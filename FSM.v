==> flow/design.v <==
module FSM(
    input clk,
    output reg[3:0] ones =0,
    output reg[3:0] tens = 0,
    output reg[3:0] hundreds = 0,
    output reg[3:0] thousands = 0);
    parameter s0 = 4'd0 ,s1 = 4'd1, s2 = 4'd2, s3 = 4'd3, s4 = 4'd4, s5 = 4'd5, s6 = 4'd6, s7 = 4'd7, s8 = 4'd8, s9 = 4'd9, s10=  4'd10, s11 = 4'd11, s12 = 4'd12, s13 = 4'd13,s14 = 4'd14;
    reg[3:0] ps = 0, ns = 0;
    always@(posedge clk)
    begin
        ps<= ns;
    end
    always@(posedge clk)
    begin
        case(ps)
            s0:
            begin
                ones<= 1;
                tens<= 0;
                hundreds<= 0;
                thousands<= 0;
                ns<=s1;
            end
            s1:
            begin
                thousands<=0;
                hundreds<=0;
                tens<=1;
                ones<=2;
                ns<=s2;
            end
            s2:
            begin
                thousands<=0;
                hundreds<=1;
                tens<=2;
                ones<=3;
                ns<=s3;
            end
            s3:
            begin
                thousands<=1;
                hundreds<=2;
                tens<=3;
                ones<=3;
                ns<=s4;
            end
            s4:
            begin
                thousands<=2;
                hundreds<=3;
                tens<=3;
                ones<=4;
                ns<=s5;
            end
            s5:
            begin
                thousands<=3;
                hundreds<=3;
                tens<=4;
                ones<=0;
                ns<=s6;
            end
            s6:
            begin
                ns<=s7;
                thousands<=3;
                hundreds<=4;
                tens<=0;
                ones<=5;
            end
            s7:
            begin
                ns<=s8;
                thousands<=4;
                hundreds<=0;
                tens<=5;
                ones<=6;
            end
            s8:
            begin
                ns<=s9;
                thousands<=0;
                hundreds<=5;
                tens<=6;
                ones<=4;
            end
            s9:
            begin
                ns<=s10;
                thousands<=5;
                hundreds<=6;
                tens<=4;
                ones<=7;
            end
            s10:
            begin
                ns<=s11;
                thousands<=6;
                hundreds<=4;
                tens<=7;
                ones<=3;
            end
            s11:
            begin
                ns<=s12;
                thousands<=4;
                hundreds<=7;
                tens<=3;
                ones<=8;
            end
            s12:
            begin
                ns<=s13;
                thousands<=7;
                hundreds<=3;
                tens<=8;
                ones<=0;
            end
            s13:
            begin
                ns<=s14;
                thousands<=3;
                hundreds<=8;
                tens<=0;
                ones<=0;
            end
             s14:
           begin
                ns<=s0;
               thousands<=8;
               hundreds<=0;
               tens<=0;
               ones<=0;
           end
        endcase
    end
    endmodule
# Reports on FSM
# The steps from the RTL of FSM to its reports follow in flow order.
# Line numbers count from 1 in the design file above.
# Library cell names are shortened.
# A cell with n/a has no value.
dict set report setup {
  design {FSM}
  clock_port {clk}
  library {sky130hd}
  lib_corner {tt_025C_1v80}
}

# Word-level counts
# Counts by Yosys on the flattened word-level netlist (proc, flatten, opt, wreduce; memories kept). Register bits leave out memories and registers merged into their read ports (data or address). Print and check cells are left out. Cells with the same type and inputs are merged into one.
dict set report word_totals {
  ff_bits 24
  inputBits 1
  elab_cells 43
}
dict set report classes {
  equal 14
  n_mux 5
  n_reduce_logical 18
}
# cell n
set ops {}
lappend ops {{case mux 4 bit (select 9 bit)} 4}
lappend ops {{case mux 4 bit (select 15 bit)} 1}
lappend ops {{nonzero test 9 bit} 4}
lappend ops {{== test 4 bit (second input constant)} 7}
lappend ops {{== test 4 x 3 -> 1 bit (second input constant)} 4}
lappend ops {{OR reduction 4 bit} 4}
lappend ops {{nonzero test 15 bit} 1}
lappend ops {{OR reduction 3 bit} 4}
lappend ops {{OR reduction 2 bit} 4}
lappend ops {{== test 4 x 2 -> 1 bit (second input constant)} 2}
lappend ops {{== test 4 x 1 -> 1 bit (second input constant)} 1}
lappend ops {{logical NOT 4 bit} 1}

# Logic depth
# Depth = most cells in a row (Yosys ltp): at word level without a register or memory, in the mapped netlist without a sequential cell, where the memories' decode and read muxes count.
dict set report depth {
  depth_word 3
  ABC_AREA 0
  mapped_depth 4
  mapped_depth_nobuf 3
}

# Mapped cells and area
# Yosys stat after the flow's synthesis: flattened, memories mapped to cells. It holds for the ABC_AREA given above (unset counts as 0); a run with the other value may have another netlist.
# Totals and module areas in this step are rounded.
# cell n type_area_um2
set by_type {}
lappend by_type {edfxtp_1 20 600.576}
lappend by_type {dfxtp_1 4 80.077}
lappend by_type {buf_6 4 45.043}
lappend by_type {nand3_1 6 30.029}
lappend by_type {o21ai_1 6 30.029}
lappend by_type {a21oi_1 5 25.024}
lappend by_type {nand2_1 6 22.522}
lappend by_type {nor2_1 6 22.522}
lappend by_type {nor3_2 2 20.019}
lappend by_type {nand2b_1 3 18.768}
lappend by_type {nor2b_1 3 18.768}
lappend by_type {a22o_1 2 17.517}
lappend by_type {xor2_1 2 17.517}
lappend by_type {and2b_1 2 15.014}
lappend by_type {buf_4 2 15.014}
lappend by_type {nor2b_4 1 13.763}
lappend by_type {nor2_2 2 12.512}
lappend by_type {o22ai_1 2 12.512}
# Other cell types: 11; their cells: 14.
dict set report synth_totals {
  cells 92
  yosys_area_um2 1100
  sequential_area_um2 680
  ff_cells 24
  buf_cells 6
}

# Timing after synthesis
# Path of least setup slack by OpenSTA after synthesis, without wires, with an ideal clock, recovery checks aside; 20% of the period is set as input and as output delay. Where synthesis merged equal registers, the netlist keeps one of their names.
dict set report synth_path {
  path_kind {reg2reg}
  from {reg ps[3]}
  to {reg hundreds[0]}
  tclk_ps 1340
  t_first_pin_ps 0
  t_arrival_ps 869
  required_ps 1058
  path_slack_ps 189
  path_delay_ps 1151
  stages 5
  n_path_buf 1
  period_less_setup_slack_ps 1151
}
# "path_delay_ps" = arrival - input delay + setup time.
# "stages": output pins that drive a net of the path, with the launching flip-flop's if there is one; two outputs of one cell count as two.
# "period_less_setup_slack_ps" = period - worst setup slack (recovery checks aside). The figure is calculated, with input and output delays left at 20% of the set period.
# Between the ends stands the longest chain of elaborated cells between them, by number of cells; it is not shown to be the way that was timed. Of several equally long chains one is given.
# Each line given opens the expression or statement behind the cell; cells for indexed reads and writes are added by Yosys, which also makes memories of some case tables.
# At most two assigning lines are given for a register; there are more.
# The path ends at the enable pin of a flip-flop; only ways to that pin are counted.
dict set report synth_via {
  cell_sequence {dfxtp_1 > buf_6 > nand2_1 > inv_2 > nand3_1}
  elab_chain_cells 3
  cone_cells 19
}
# item line_no
set synth_rtl {}
lappend synth_rtl {{start, declared} 8} ;# reg[3:0] ps = 0, ns = 0;
lappend synth_rtl {{start, assigned} 11} ;# ps<= ns;
lappend synth_rtl {{== test 4 bit} 15} ;# case(ps)
lappend synth_rtl {{OR reduction 2 bit} n/a}
lappend synth_rtl {{nonzero test 9 bit} n/a}
lappend synth_rtl {{end, assigned} 20} ;# hundreds<= 0;
lappend synth_rtl {{end, assigned} 27} ;# hundreds<=0;
lappend synth_rtl {{end, declared} 5} ;# output reg[3:0] hundreds = 0,

# Timing after layout
# Path of least setup slack in the final report of entry B (OpenROAD, finished layout, wires in). Where an end is a register, its clock arrival counts in the times.
# The report prints the path's times to 10 ps; the period is as set.
dict set report layout_path {
  path_kind {reg2reg}
  from {reg ps[3]}
  to {reg ones[2]}
  tclk_ps 1400
  t_first_pin_ps 310
  t_arrival_ps 1410
  required_ps 1440
  path_slack_ps 30
  stages 5
  n_path_buf 1
}
# Between the ends stands the longest chain of elaborated cells between them, by number of cells; it is not shown to be the way that was timed. Of several equally long chains one is given.
# At most two assigning lines are given for a register; there are more.
# The path ends at the enable pin of a flip-flop; only ways to that pin are counted.
dict set report layout_via {
  cell_sequence {dfxtp_2 > buf_6 > nand2_1 > inv_2 > nand3_1}
  elab_chain_cells 3
  cone_cells 19
}
# item line_no
set layout_rtl {}
lappend layout_rtl {{start, declared} 8} ;# reg[3:0] ps = 0, ns = 0;
lappend layout_rtl {{start, assigned} 11} ;# ps<= ns;
lappend layout_rtl {{== test 4 bit} 15} ;# case(ps)
lappend layout_rtl {{OR reduction 2 bit} n/a}
lappend layout_rtl {{nonzero test 9 bit} n/a}
lappend layout_rtl {{end, assigned} 18} ;# ones<= 1;
lappend layout_rtl {{end, assigned} 29} ;# ones<=2;
lappend layout_rtl {{end, declared} 3} ;# output reg[3:0] ones =0,

# Record of 2 stored runs of the RTL-to-layout flow on FSM, platform sky130hd. The runs are unordered. Constraints: input delay and output delay 20% of the set period each, output load 0.01 pF.
# "achieved_clock_period_ps" means the clock period less the worst setup slack. The figure is calculated, with input and output delays left at 20% of the set period.
# "worstPathTime_ps" means the part of the period allowed to the worst setup path (the constraints hold back 20% at inputs and 20% at outputs) less its slack; where the path has registers, the arrival times of their clocks count too.
# "power.total_w" is the tool's figure for a default switching activity; nothing was simulated.
# "worstPathTime_ps" is known to 10 ps.
# Results are given in rounded form.
run="entry A" settings period_ns=0.659 CORE_UTILIZATION=51 SETUP_SLACK_MARGIN=-0.02 PLACE_DENSITY_LB_ADDON=0.21 HOLD_SLACK_MARGIN=0.17 CELL_PAD_IN_SITES_DETAIL_PLACEMENT=1 TNS_END_PERCENT=55 GPL_TIMING_DRIVEN=1 CTS_CLUSTER_SIZE=74 CAP_MARGIN=20 CORE_MARGIN=2 SLEW_MARGIN=20
run="entry A" outcome="incomplete, clock tree synthesis halted on DPL-0033"
run="entry B" settings period_ns=1.4 CORE_UTILIZATION=50 PLACE_DENSITY_LB_ADDON=0.11 CELL_PAD_IN_SITES_GLOBAL_PLACEMENT=0 TNS_END_PERCENT=35 GPL_TIMING_DRIVEN=0 CTS_CLUSTER_SIZE=42 SLEW_MARGIN=40 MIN_ROUTING_LAYER="met2" MAX_ROUTING_LAYER="met5" CAP_MARGIN=20 CORE_MARGIN=2
run="entry B" results synthArea_um2=1100 total_die_area_um2=2600 finish.stdcell_area_um2=1300 util_pct=65 final_setup_ws_ps=31 total_negative_slack_ps=0 ws_hold_ps=350 power.total_w=0.0011 achieved_clock_period_ps=1369 worstPathTime_ps=1370 worst_setup_path_type="reg2reg"
