==> flow/design.v <==
`timescale 1ns / 1ps
module sevenseg_all(
    input clk,
    input clr,              
    input [3:0] ones,
    input [3:0] tens,
    input [3:0] hundreds,
    input [3:0] thousands,    
    input [3:0] num,
    output [7:0] cathode,
    output [3:0] anode
    );
     reg [6:0]sseg_temp;
     reg [3:0]an_temp = 4'b1110 ;
     reg [17:0] count;  
     always @ (posedge clk)
      begin
        count <= count + 1;
      end
     always @ (*)
      begin
       case(count[17:16])  
        2'b00 :   
         begin
          case(ones)
                4'd0 : sseg_temp = 7'b1111110;  
                4'd1 : sseg_temp = 7'b1001001;  
                4'd2 : sseg_temp = 7'b0110000;  
                4'd3 : sseg_temp = 7'b1110001;  
                4'd4 : sseg_temp = 7'b0000001;  
                4'd5 : sseg_temp = 7'b1100001;  
                4'd6 : sseg_temp = 7'b1000011;  
                4'd7 : sseg_temp = 7'b0001000;  
                4'd8 : sseg_temp = 7'b1000010;  
                default : sseg_temp = 7'b1111110;  
           endcase
          an_temp = 4'b1110;
         end
        2'b01:   
         begin
             case(tens)
                 4'd0 : sseg_temp = 7'b1111110;  
                            4'd1 : sseg_temp = 7'b1001001;  
                            4'd2 : sseg_temp = 7'b0110000;  
                            4'd3 : sseg_temp = 7'b1110001;  
                            4'd4 : sseg_temp = 7'b0000001;  
                            4'd5 : sseg_temp = 7'b1100001;  
                            4'd6 : sseg_temp = 7'b1000011;  
                            4'd7 : sseg_temp = 7'b0001000;  
                            4'd8 : sseg_temp = 7'b1000010;  
                            default : sseg_temp = 7'b1111110;  
             endcase
          an_temp = 4'b1101;
         end
        2'b10:   
         begin
          case(hundreds)
                 4'd0 : sseg_temp = 7'b1111110;  
                         4'd1 : sseg_temp = 7'b1001001;  
                         4'd2 : sseg_temp = 7'b0110000;  
                         4'd3 : sseg_temp = 7'b1110001;  
                         4'd4 : sseg_temp = 7'b0000001;  
                         4'd5 : sseg_temp = 7'b1100001;  
                         4'd6 : sseg_temp = 7'b1000011;  
                         4'd7 : sseg_temp = 7'b0001000;  
                         4'd8 : sseg_temp = 7'b1000010;  
                         default : sseg_temp = 7'b1111110;  
           endcase
          an_temp = 4'b1011;
         end
        2'b11:   
         begin
          case(thousands)
                 4'd0 : sseg_temp = 7'b1111110;  
                         4'd1 : sseg_temp = 7'b1001001;  
                         4'd2 : sseg_temp = 7'b0110000;  
                         4'd3 : sseg_temp = 7'b1110001;  
                         4'd4 : sseg_temp = 7'b0000001;  
                         4'd5 : sseg_temp = 7'b1100001;  
                         4'd6 : sseg_temp = 7'b1000011;  
                         4'd7 : sseg_temp = 7'b0001000;  
                         4'd8 : sseg_temp = 7'b1000010;  
                         default : sseg_temp = 7'b1111110;  
          endcase
          an_temp = 4'b0111;
         end
       endcase
      end  
     assign anode = an_temp;
     assign cathode = {sseg_temp, 1'b1};
 endmodule
From RTL to reports: sevenseg_all --
What the tools print for sevenseg_all, step after step. Lines are those of the file above, counted from 1. Cell names lack the library's common part. Not given: -
Set-up: design top sevenseg_all, clock port clk, cell library sky130hd, library corner tt_025C_1v80

After elaboration --
Yosys after proc, flatten, opt, wreduce and memory -nomap, before mapping. Enables and synchronous resets that opt folds into registers are not counted as muxes. Memory bits, and registers merged into a memory's read port (data or address), are not among the register bits. Print and check cells are not counted. Equal cells are merged and count once. Memory sizes are those after Yosys's memory passes, which may raise the word count (mostly to a power of two), join words into wider ones and drop unused or constant bits.
Word-level totals: bits in read-only memories 448, bits in registers 18, memories 4, word-level cells 12
Memories:
- (name not given) | words 16, bits a word 7, rd ports 1, write ports 0, line 25 | case(ones)
- (name not given) | words 16, bits a word 7, rd ports 1, write ports 0, line 41 | case(tens)
- (name not given) | words 16, bits a word 7, rd ports 1, write ports 0, line 57 | case(hundreds)
- (name not given) | words 16, bits a word 7, rd ports 1, write ports 0, line 73 | case(thousands)
Operators by class: equal/unequal tests 3, multiplexer cells 2, add/sub/neg operators 1, reduce/logical cells 1
Operators with widths (number):
- parallel mux 7 bit (select 4 bit) | 1
- adder 18 x 1 -> 18 bit with constant B | 1
- parallel mux 4 bit (select 4 bit) | 1
- == test 2 bit with constant B | 2
- == test 2 x 1 -> 1 bit with constant B | 1
- logical NOT 2 bit | 1

Depth --
Yosys ltp: most cells in a row. Word level: on the elaborated netlist, between registers, memories and ports. Mapped: between sequential cells and ports; inverters and the memories' decode and read muxes count.
Logic depth: word-level depth 2, ABC_AREA 0, mapped depth 6, gate-level depth less buffers 6

Netlist --
Yosys stat after the flow's synthesis: flattened, memories mapped to cells. It holds for the ABC_AREA given above (unset counts as 0); a run with the other value may have another netlist.
Mapped netlist: buffer cells 11, synthesis area 1560.2 sq um, flip-flop cells 18, cells in the netlist 184
Cell types:
- dfxtp_1 | number 18, area in all 360.346 sq um
- ha_1 | number 25, area in all 312.8 sq um
- xnor2_1 | number 11, area in all 96.342 sq um
- xor2_1 | number 9, area in all 78.826 sq um
- a21oi_1 | number 14, area in all 70.067 sq um
- nor2_1 | number 13, area in all 48.797 sq um
- inv_1 | number 12, area in all 45.043 sq um
- nand2_1 | number 12, area in all 45.043 sq um
- o21ai_0 | number 9, area in all 45.043 sq um
- mux2i_1 | number 4, area in all 40.038 sq um
- nand2b_1 | number 6, area in all 37.536 sq um
- nand3_1 | number 7, area in all 35.034 sq um
- buf_2 | number 6, area in all 30.029 sq um
- mux4_2 | number 1, area in all 22.522 sq um
- nand4_4 | number 1, area in all 21.27 sq um
- nor4_4 | number 1, area in all 21.27 sq um
- a222oi_1 | number 2, area in all 20.019 sq um
- nor2b_1 | number 3, area in all 18.768 sq um
Not listed: further types 23, cells in them 30.

Worst setup path after synthesis --
Path of least setup slack by OpenSTA after synthesis, without wires, with an ideal clock, recovery checks aside; 20% of the period is set as input and as output delay. Where synthesis merged equal registers, the netlist keeps one of their names.
Timing path post-synthesis: kind input-to-output, from in hundreds[1], to out cathode[2], period 2560 ps, launch time at the first pin 512 ps, arrival time 1585 ps, data required time 2048 ps, path delay 1073 ps, external output delay 512 ps, slack 463 ps, input delay 512 ps, stages 6, period reached after synthesis 2097 ps
"path delay" is the arrival time less input delay plus setup time. At an output port there is no setup time. "stages" counts driving pins, that of a launching flip-flop among them; a cell with two outputs on the path counts twice. "period reached after synthesis" = period - worst setup slack (recovery checks aside). The figure is calculated, with input and output delays left at 20% of the set period. Between the ends stands the longest chain of elaborated cells between them, by number of cells; it is not shown to be the way that was timed. Of several equally long chains one is given. A line is the first line of the expression or statement that the cell stems from. Yosys adds cells for indexed reads and writes and turns some case tables into memories. A memory read counts as a cell of the chain, while the word-level depth stops at memories.
Between the ends, post-synthesis: path through inv_1 ha_1 nor2b_2 a2111oi_0 a21o_1 a222oi_1, cells in the longest elaborated chain 2, elaborated cells on any way between the ends 2, RTL lines with such cells 2, classes of those cells mux: 1; memory: 1
RTL lines, path post-synthesis:
- from (decl) | line 7 | input [3:0] hundreds,
- memory read (16 x 7 bit) | line 57 | case(hundreds)
- parallel mux 7 bit (select 4 bit) | line 22 | case(count[17:16])
- to (decl) | line 10 | output [7:0] cathode,

Timing after layout --
From the final timing report of entry A: the path of least setup slack in the routed layout; clock arrival at registers is part of the times. The report prints the path's times to 10 ps; the period is as set.
Timing path after layout: kind input-to-output, from in ones[1], to out cathode[5], slack 30 ps, period 2080 ps, data required time 1660 ps, arrival time 1640 ps, launch time at the first pin 420 ps, external output delay 420 ps, input delay 420 ps, stages 9
Between the ends stands the longest chain of elaborated cells between them, by number of cells; it is not shown to be the way that was timed. Of several equally long chains one is given. A memory read counts as a cell of the chain, while the word-level depth stops at memories.
Between the ends, after layout: path through buf_8 inv_6 ha_4 nand2b_4 a21oi_4 o22ai_4 buf_6 a211o_1 buf_2, cells in the longest elaborated chain 2, elaborated cells on any way between the ends 2, RTL lines with such cells 2, classes of those cells mux: 1; memory: 1
RTL lines, path after layout:
- from (decl) | line 5 | input [3:0] ones,
- memory read (16 x 7 bit) | line 25 | case(ones)
- parallel mux 7 bit (select 4 bit) | line 22 | case(count[17:16])
- to (decl) | line 10 | output [7:0] cathode,

Subject: sevenseg_all on sky130hd, stored results

Hello all,

2 stored runs of sevenseg_all in the flow (synthesis by Yosys, layout by OpenROAD, sky130hd cells), in arbitrary order. Constraints: input delay and output delay 20% of the set period each, output load 0.01 pF.
"period reached": clock period set for the run, less the worst setup slack. It is reckoned from that one timing run; input and output delays stay at 20% of the period that was set.
"time on the worst setup path": the worst setup path's part of the clock period (all of it between registers, 20% less for each end at a port) less its slack. A launch clock that arrives late makes it longer, a capture clock that arrives late makes it shorter.
"power" is the tool's figure for a default switching activity; nothing was simulated.
"time on the worst setup path" is given in steps of 10 ps.

[entry A] flow files
==> flow/run.sh <==
#!/bin/bash
# the make line also repeats the synthesis and layout settings of config.mk as NAME=value (left out here)
make -C /OpenROAD-flow-scripts/flow DESIGN_CONFIG=/design/flow/config.mk WORK_HOME=/design/flow/orfs CLKGATE_MAP_FILE= finish
==> flow/config.mk <==
export PLATFORM = sky130hd
export DESIGN_NAME = sevenseg_all
export DESIGN_NICKNAME = sevenseg_all
export VERILOG_FILES = /design/flow/design.v
export SDC_FILE = /design/flow/constraint.sdc
export NUM_CORES = 4
export LEC_CHECK = 0
export CAP_MARGIN = 20
export CORE_ASPECT_RATIO = 0.54
export CORE_MARGIN = 2
export CORE_UTILIZATION = 44
export GPL_TIMING_DRIVEN = 0
export HOLD_SLACK_MARGIN = 0.16
export MAX_ROUTING_LAYER = met5
export MIN_ROUTING_LAYER = met2
export PLACE_DENSITY = 0.61
export SETUP_SLACK_MARGIN = 0.32
export SLEW_MARGIN = 20
export TNS_END_PERCENT = 60
==> flow/constraint.sdc <==
create_clock -name core_clock -period 2.08 [get_ports {clk}]
set_input_delay 0.4160 -clock core_clock [delete_from_list [all_inputs] [get_ports {clk}]]
set_output_delay 0.4160 -clock core_clock [all_outputs]
set_load 0.01 [all_outputs]

[entry A] result: power 0.9131 mW; time on the worst setup path 1220 ps; kind of the worst setup path input-to-output; synthesized cell area 1560.2 sq um; setup slack of the worst path 26 ps; period reached 2054 ps; standard-cell area of the final layout 2376.0 sq um; overall die area 4061.3 sq um

[entry B] flow files
==> flow/run.sh <==
#!/bin/bash
# the make line also repeats the synthesis and layout settings of config.mk as NAME=value (left out here)
make -C /OpenROAD-flow-scripts/flow DESIGN_CONFIG=/design/flow/config.mk WORK_HOME=/design/flow/orfs CLKGATE_MAP_FILE= finish
==> flow/config.mk <==
export PLATFORM = sky130hd
export DESIGN_NAME = sevenseg_all
export DESIGN_NICKNAME = sevenseg_all
export VERILOG_FILES = /design/flow/design.v
export SDC_FILE = /design/flow/constraint.sdc
export NUM_CORES = 4
export LEC_CHECK = 0
export CAP_MARGIN = 0
export CELL_PAD_IN_SITES_GLOBAL_PLACEMENT = 3
export CORE_MARGIN = 7
export CORE_UTILIZATION = 44
export CTS_CLUSTER_SIZE = 31
export MAX_ROUTING_LAYER = met5
export MIN_ROUTING_LAYER = met2
export PLACE_DENSITY_LB_ADDON = 0.08
export SETUP_SLACK_MARGIN = 0.6
export SLEW_MARGIN = 20
==> flow/constraint.sdc <==
create_clock -name core_clock -period 3.65 [get_ports {clk}]
set_input_delay 0.7300 -clock core_clock [delete_from_list [all_inputs] [get_ports {clk}]]
set_output_delay 0.7300 -clock core_clock [all_outputs]
set_load 0.01 [all_outputs]

[entry B] result: did not finish, placement stopped with FLW-0024

Thanks
